==> flow/design.v <==
module cross_bar
(    
    input           PCLK,
    input           PRESETN,
    input               master_1_req,
    input               master_1_cmd,
    input [31:0]        master_1_addr,
    input [31:0]        master_1_wdata,
    output reg          master_1_ack,
    output reg [31:0]   master_1_rdata,
    input               master_2_req,
    input               master_2_cmd,
    input [31:0]        master_2_addr,
    input [31:0]        master_2_wdata,
    output reg          master_2_ack,
    output reg [31:0]   master_2_rdata,
    input               slave_1_ack,
    input [31:0]        slave_1_rdata,
    output reg          slave_1_req,
    output reg          slave_1_cmd,
    output reg [31:0]   slave_1_addr,
    output reg [31:0]   slave_1_wdata,
    input               slave_2_ack,
    input [31:0]        slave_2_rdata,
    output reg          slave_2_req,
    output reg          slave_2_cmd,
    output reg [31:0]   slave_2_addr,
    output reg [31:0]   slave_2_wdata
);
reg slave_1_arbitr;
reg slave_2_arbitr;
wire slave_1_arbitr_req = (!master_1_addr[31] & master_1_req) && (!master_2_addr[31] & master_2_req);
wire slave_2_arbitr_req = (master_1_addr[31] & master_1_req) && (master_2_addr[31] & master_2_req);
wire slave_1_ask = (!master_1_addr[31] & master_1_req) || (!master_2_addr[31] & master_2_req);
wire slave_2_ask = (master_1_addr[31] & master_1_req) || (master_2_addr[31] & master_2_req);
wire slave_1_master_sel = slave_1_arbitr_req ? slave_1_arbitr : (!master_2_addr[31] & master_2_req);
wire slave_2_master_sel = slave_2_arbitr_req ? slave_2_arbitr : (master_2_addr[31] & master_2_req);
reg slave_1_cmd_r;
reg slave_1_current_master_ID;
reg [2:0] slave_1_state;
reg slave_1_ack_q;
reg slave_2_cmd_r;
reg slave_2_current_master_ID;
reg [2:0] slave_2_state;
reg slave_2_ack_q;
localparam IDLE = 3'b001,
           SET  = 3'b010,
           ACK  = 3'b100;
always@(*) begin
    slave_1_req = 0;
    slave_1_cmd = 0;
    slave_1_addr = 0;
    slave_1_wdata = 0;
    if(slave_1_state == SET) begin
        slave_1_req = slave_1_current_master_ID ? master_2_req : master_1_req;
        slave_1_cmd = slave_1_current_master_ID ? master_2_cmd : master_1_cmd;
        slave_1_addr = slave_1_current_master_ID ? master_2_addr : master_1_addr;
        slave_1_wdata = slave_1_current_master_ID ? master_2_wdata : master_1_wdata;
    end
    else
    if(slave_1_ask & (slave_1_state == IDLE)) begin
        slave_1_req = slave_1_master_sel ? master_2_req : master_1_req;
        slave_1_cmd = slave_1_master_sel ? master_2_cmd : master_1_cmd;
        slave_1_addr = slave_1_master_sel ? master_2_addr : master_1_addr;
        slave_1_wdata = slave_1_master_sel ? master_2_wdata : master_1_wdata;
    end
end
always@(*) begin
    slave_2_req = 0;
    slave_2_cmd = 0;
    slave_2_addr = 0;
    slave_2_wdata = 0;
    if(slave_2_state == SET) begin
        slave_2_req = slave_2_current_master_ID ? master_2_req : master_1_req;
        slave_2_cmd = slave_2_current_master_ID ? master_2_cmd : master_1_cmd;
        slave_2_addr = slave_2_current_master_ID ? master_2_addr : master_1_addr;
        slave_2_wdata = slave_2_current_master_ID ? master_2_wdata : master_1_wdata;
    end
    else
    if(slave_2_ask & (slave_2_state == IDLE)) begin
        slave_2_req = slave_2_master_sel ? master_2_req : master_1_req;
        slave_2_cmd = slave_2_master_sel ? master_2_cmd : master_1_cmd;
        slave_2_addr = slave_2_master_sel ? master_2_addr : master_1_addr;
        slave_2_wdata = slave_2_master_sel ? master_2_wdata : master_1_wdata;
    end
end
always@(posedge PCLK) begin
    if(!PRESETN) begin
        master_1_ack <= 0;
        master_2_ack <= 0;
        slave_1_ack_q <= 0;
        slave_2_ack_q <= 0;
        slave_1_arbitr <= 0;
        slave_2_arbitr <= 0;
        slave_1_state <= IDLE;
        slave_2_state <= IDLE;
    end
    else begin
        master_1_ack <= 0;
        master_2_ack <= 0;
        slave_1_ack_q <= slave_1_ack;
        slave_2_ack_q <= slave_2_ack;
        case(slave_1_state)
            IDLE:begin
                if(slave_1_ask) begin
                    if(slave_1_arbitr_req)
                        slave_1_arbitr <= !slave_1_arbitr;
                    slave_1_current_master_ID <= slave_1_master_sel;
                    slave_1_cmd_r <= slave_1_cmd;
                    slave_1_state <= SET;
                end
            end
            SET:begin
                if(!slave_1_ack_q && slave_1_ack) begin
                    if(slave_1_current_master_ID) 
                        master_2_ack <= 1'b1;
                    else
                        master_1_ack <= 1'b1;
                    slave_1_state <= ACK;
                end
                else 
                if(!slave_1_ask) begin
                    slave_1_state <= IDLE;
                end
            end
            ACK:begin
                if(!slave_1_cmd_r)
                    if(slave_1_current_master_ID) 
                        master_2_rdata <= slave_1_rdata;
                    else
                        master_1_rdata <= slave_1_rdata;
                slave_1_state <= IDLE;
            end
        endcase
        case(slave_2_state)
            IDLE:begin
                if(slave_2_ask) begin
                    if(slave_2_arbitr_req)
                        slave_2_arbitr <= !slave_2_arbitr;
                    slave_2_current_master_ID <= slave_2_master_sel;
                    slave_2_cmd_r <= slave_2_cmd;
                    slave_2_state <= SET;
                end
            end
            SET:begin
                if(!slave_2_ack_q && slave_2_ack) begin
                    if(slave_2_current_master_ID) 
                        master_2_ack <= 1'b1;
                    else
                        master_1_ack <= 1'b1;
                    slave_2_state <= ACK;
                end
                else 
                if(!slave_2_ask) begin
                    slave_2_state <= IDLE;
                end
            end
            ACK:begin
                if(!slave_2_cmd_r)
                    if(slave_2_current_master_ID) 
                        master_2_rdata <= slave_2_rdata;
                    else
                        master_1_rdata <= slave_2_rdata;
                slave_2_state <= IDLE;
            end
        endcase
    end
end
endmodule
Reports on cross_bar --
The steps from the RTL of cross_bar to its reports follow in flow order. Lines are those of the file above, counted from 1. Library cell names are shortened. Not given: n/a
Design: top module cross_bar, clock PCLK, standard-cell library sky130hd, library corner tt_025C_1v80

Word level --
Yosys after proc, flatten, opt, wreduce and memory -nomap, before mapping. Memory bits, and registers merged into a memory's read port (data or address), are not among the register bits. Print and check cells are not counted. Equal cells are merged and count once.
Word-level totals: bits in registers 80, latch bits 0, memory bits (writable) 0, bits in read-only memories 0, word width x clocked read ports 0, memory cells 0, cells after elaboration 116
Cells by class: add/subtract/negate cells 0, $mul 0, divide/modulo/power cells 0, $lt $le $gt $ge 0, equal/unequal tests 10, shift-type cells 0, muxes and demuxes 66, bitwise logic cells 6, reductions and logical operators 20
Operator list (count):
- 32-bit 2-to-1 mux | 28
- 1-bit 2-to-1 mux | 30
- 3-bit AND reduction | 6
- 3-bit parallel mux with 3-bit select | 2
- 3-bit 2-to-1 mux | 6
- 1-bit AND | 6
- 1-bit zero test | 6
- 3-bit by 1-bit == test with 1-bit output (second input constant) | 2
- 3-bit by 2-bit == test with 1-bit output (second input constant) | 2
- 3-bit == test (second input constant) | 2
- 3-bit != test (second input constant) | 2
- 3-bit nonzero test | 2
- 1-bit logical AND | 4
- 2-bit != test (second input constant) | 2
- 1-bit logical OR | 2

Longest topological paths --
Yosys ltp: most cells in a row. Word level: on the elaborated netlist, between registers, memories and ports. Mapped: between sequential cells and ports; inverters and the memories' decode and read muxes count.
Logic depth: depth after elaboration 7, ABC_AREA 0, depth in mapped cells 6, depth with buffers taken out 3

Mapped cells and area --
Yosys stat after the flow's synthesis: flattened, memories mapped to cells. It holds for the ABC_AREA given above (unset counts as 0); a run with the other value may have another netlist.
Synthesis totals: standard cells after synthesis 635, chip area (Yosys) 6287.3 µm², sequential area 2282.2 µm², flip-flop cells 80
Cells by type (count):
- edfxtp_1 | 68
- a22o_1 | 105
- mux2i_1 | 66
- a21oi_1 | 68
- o311ai_2 | 19
- mux2_1 | 25
- nor2_1 | 69
- dfxtp_1 | 12
- nand2_1 | 57
- buf_6 | 18
- nand4_1 | 25
- buf_2 | 15
- clkbuf_1 | 19
- o32ai_4 | 2
- o311ai_1 | 6
- buf_4 | 6
- buf_1 | 10
- and2_1 | 5
Other cell types: 23; their cells: 40.

Path before layout --
Source: OpenSTA report_checks on the synthesized netlist (no wires, ideal clock, input and output delay 20% of the period each), path of least setup slack; recovery checks are left aside. Register names are those of the netlist, which keeps one name where synthesis merged equal registers.
Timing path after synthesis: path kind input to output, start point input master_1_addr[31], end point output slave_1_addr[0], clock period 2.71 ns, external input delay 0.542 ns, external output delay 0.542 ns, arrival 1.664 ns, required time 2.168 ns, setup slack 0.504 ns, delay of the path 1.122 ns, stages 5, buffers on the path 2, synthesis period reached 2.206 ns
"delay of the path" = arrival - input delay + setup time. At an output port there is no setup time. "stages": output pins that drive a net of the path, with the launching flip-flop's if there is one; two outputs of one cell count as two. "synthesis period reached" = period - worst setup slack (recovery checks aside). The figure is calculated, with input and output delays left at 20% of the set period. Between the ends stands the longest chain of elaborated cells between them, by number of cells; it is not shown to be the way that was timed. Of several equally long chains one is given. Each line given opens the expression or statement behind the cell; cells for indexed reads and writes are added by Yosys, which also makes memories of some case tables.
Between the ends, after synthesis: cell sequence buf_4 nand2b_4 o32ai_4 buf_6 a22o_1, length of the longest elaborated chain 7, elaborated cells on any way between the ends 9, classes of those cells mux (4); logic (2); reduce/logical (3)
Ends and longest elaborated chain, after synthesis:
- start: declaration | RTL line 7 | input [31:0]        master_1_addr,
- 1-bit zero test | RTL line 32 | wire slave_1_arbitr_req = (!master_1_addr[31] & master_1_req) && (!master_2_addr[31] & master_2_req);
- 1-bit AND | RTL line 32
- 1-bit logical AND | RTL line 32
- 1-bit 2-to-1 mux | RTL line 36 | wire slave_1_master_sel = slave_1_arbitr_req ? slave_1_arbitr : (!master_2_addr[31] & master_2_req);
- 32-bit 2-to-1 mux | RTL line 64 | slave_1_addr = slave_1_master_sel ? master_2_addr : master_1_addr;
- 32-bit 2-to-1 mux | RTL line 61 | if(slave_1_ask & (slave_1_state == IDLE)) begin
- 32-bit 2-to-1 mux | RTL line 54 | if(slave_1_state == SET) begin
- end: declaration | RTL line 21 | output reg [31:0]   slave_1_addr,

Path in the finished layout --
Path of least setup slack in the final report of run 1 (OpenROAD, finished layout, wires in). Where an end is a register, its clock arrival counts in the times.
Timing path post-layout: path kind register to output, start point register slave_2_arbitr, end point output slave_2_addr[30], clock period 2.28 ns, external output delay 0.46 ns, arrival 1.89 ns, required time 1.82 ns, setup slack -0.06 ns, stages 8, buffers on the path 4
Between the ends stands the longest chain of elaborated cells between them, by number of cells; it is not shown to be the way that was timed. Of several equally long chains one is given.
Between the ends, post-layout: cell sequence dfxtp_2 buf_4 and3_4 o31ai_4 buf_6 buf_6 a22o_1 clkdlybuf4s15_1, length of the longest elaborated chain 4, elaborated cells on any way between the ends 4, RTL lines with such cells 4, classes of those cells mux (4)
Ends and longest elaborated chain, post-layout:
- start: declaration | RTL line 31 | reg slave_2_arbitr;
- start: assignment | RTL line 94 | slave_2_arbitr <= 0;
- start: assignment | RTL line 139 | slave_2_arbitr <= !slave_2_arbitr;
- 1-bit 2-to-1 mux | RTL line 37 | wire slave_2_master_sel = slave_2_arbitr_req ? slave_2_arbitr : (master_2_addr[31] & master_2_req);
- 32-bit 2-to-1 mux | RTL line 83 | slave_2_addr = slave_2_master_sel ? master_2_addr : master_1_addr;
- 32-bit 2-to-1 mux | RTL line 80 | if(slave_2_ask & (slave_2_state == IDLE)) begin
- 32-bit 2-to-1 mux | RTL line 73 | if(slave_2_state == SET) begin
- end: declaration | RTL line 27 | output reg [31:0]   slave_2_addr,

Ticket comment

Design cross_bar on sky130hd. What follows are 2 stored runs of the flow, each under its own settings; their order means nothing. The constraints put input and output delay at 20% of the set period each and load the outputs with 0.01 pF.
"achieved clock period" = clock period - worst setup slack. The figure is calculated, with input and output delays left at 20% of the set period.
"worst setup path time" is the time allowed to the run's worst setup path (the clock period less input and output delay, where it has them) less its slack. Clock arrival times count: a late capture clock shortens it, a late launch clock lengthens it.
[run 1] settings: period_ns=2.28, SETUP_SLACK_MARGIN=-0.09, CAP_MARGIN=20, CORE_MARGIN=2, CORE_UTILIZATION=40, SLEW_MARGIN=20
[run 1] result: chip area after synthesis (Yosys) 6287.3 µm², die area 16736.6 µm², standard-cell area of the final layout 11095.6 µm², worst setup slack after layout -0.064 ns, total negative slack -2.148 ns, worst hold slack 0.448 ns, achieved clock period 2.344 ns, worst setup path time 1.89 ns, worst setup path kind register to output
[run 2] settings: period_ns=2.64, CORE_UTILIZATION=45, SETUP_SLACK_MARGIN=0.54, PLACE_DENSITY_LB_ADDON=0.17, GPL_ROUTABILITY_DRIVEN=0, SLEW_MARGIN=20, CAP_MARGIN=20, CORE_MARGIN=2
[run 2] result: did not finish, routing stopped with GRT-0232
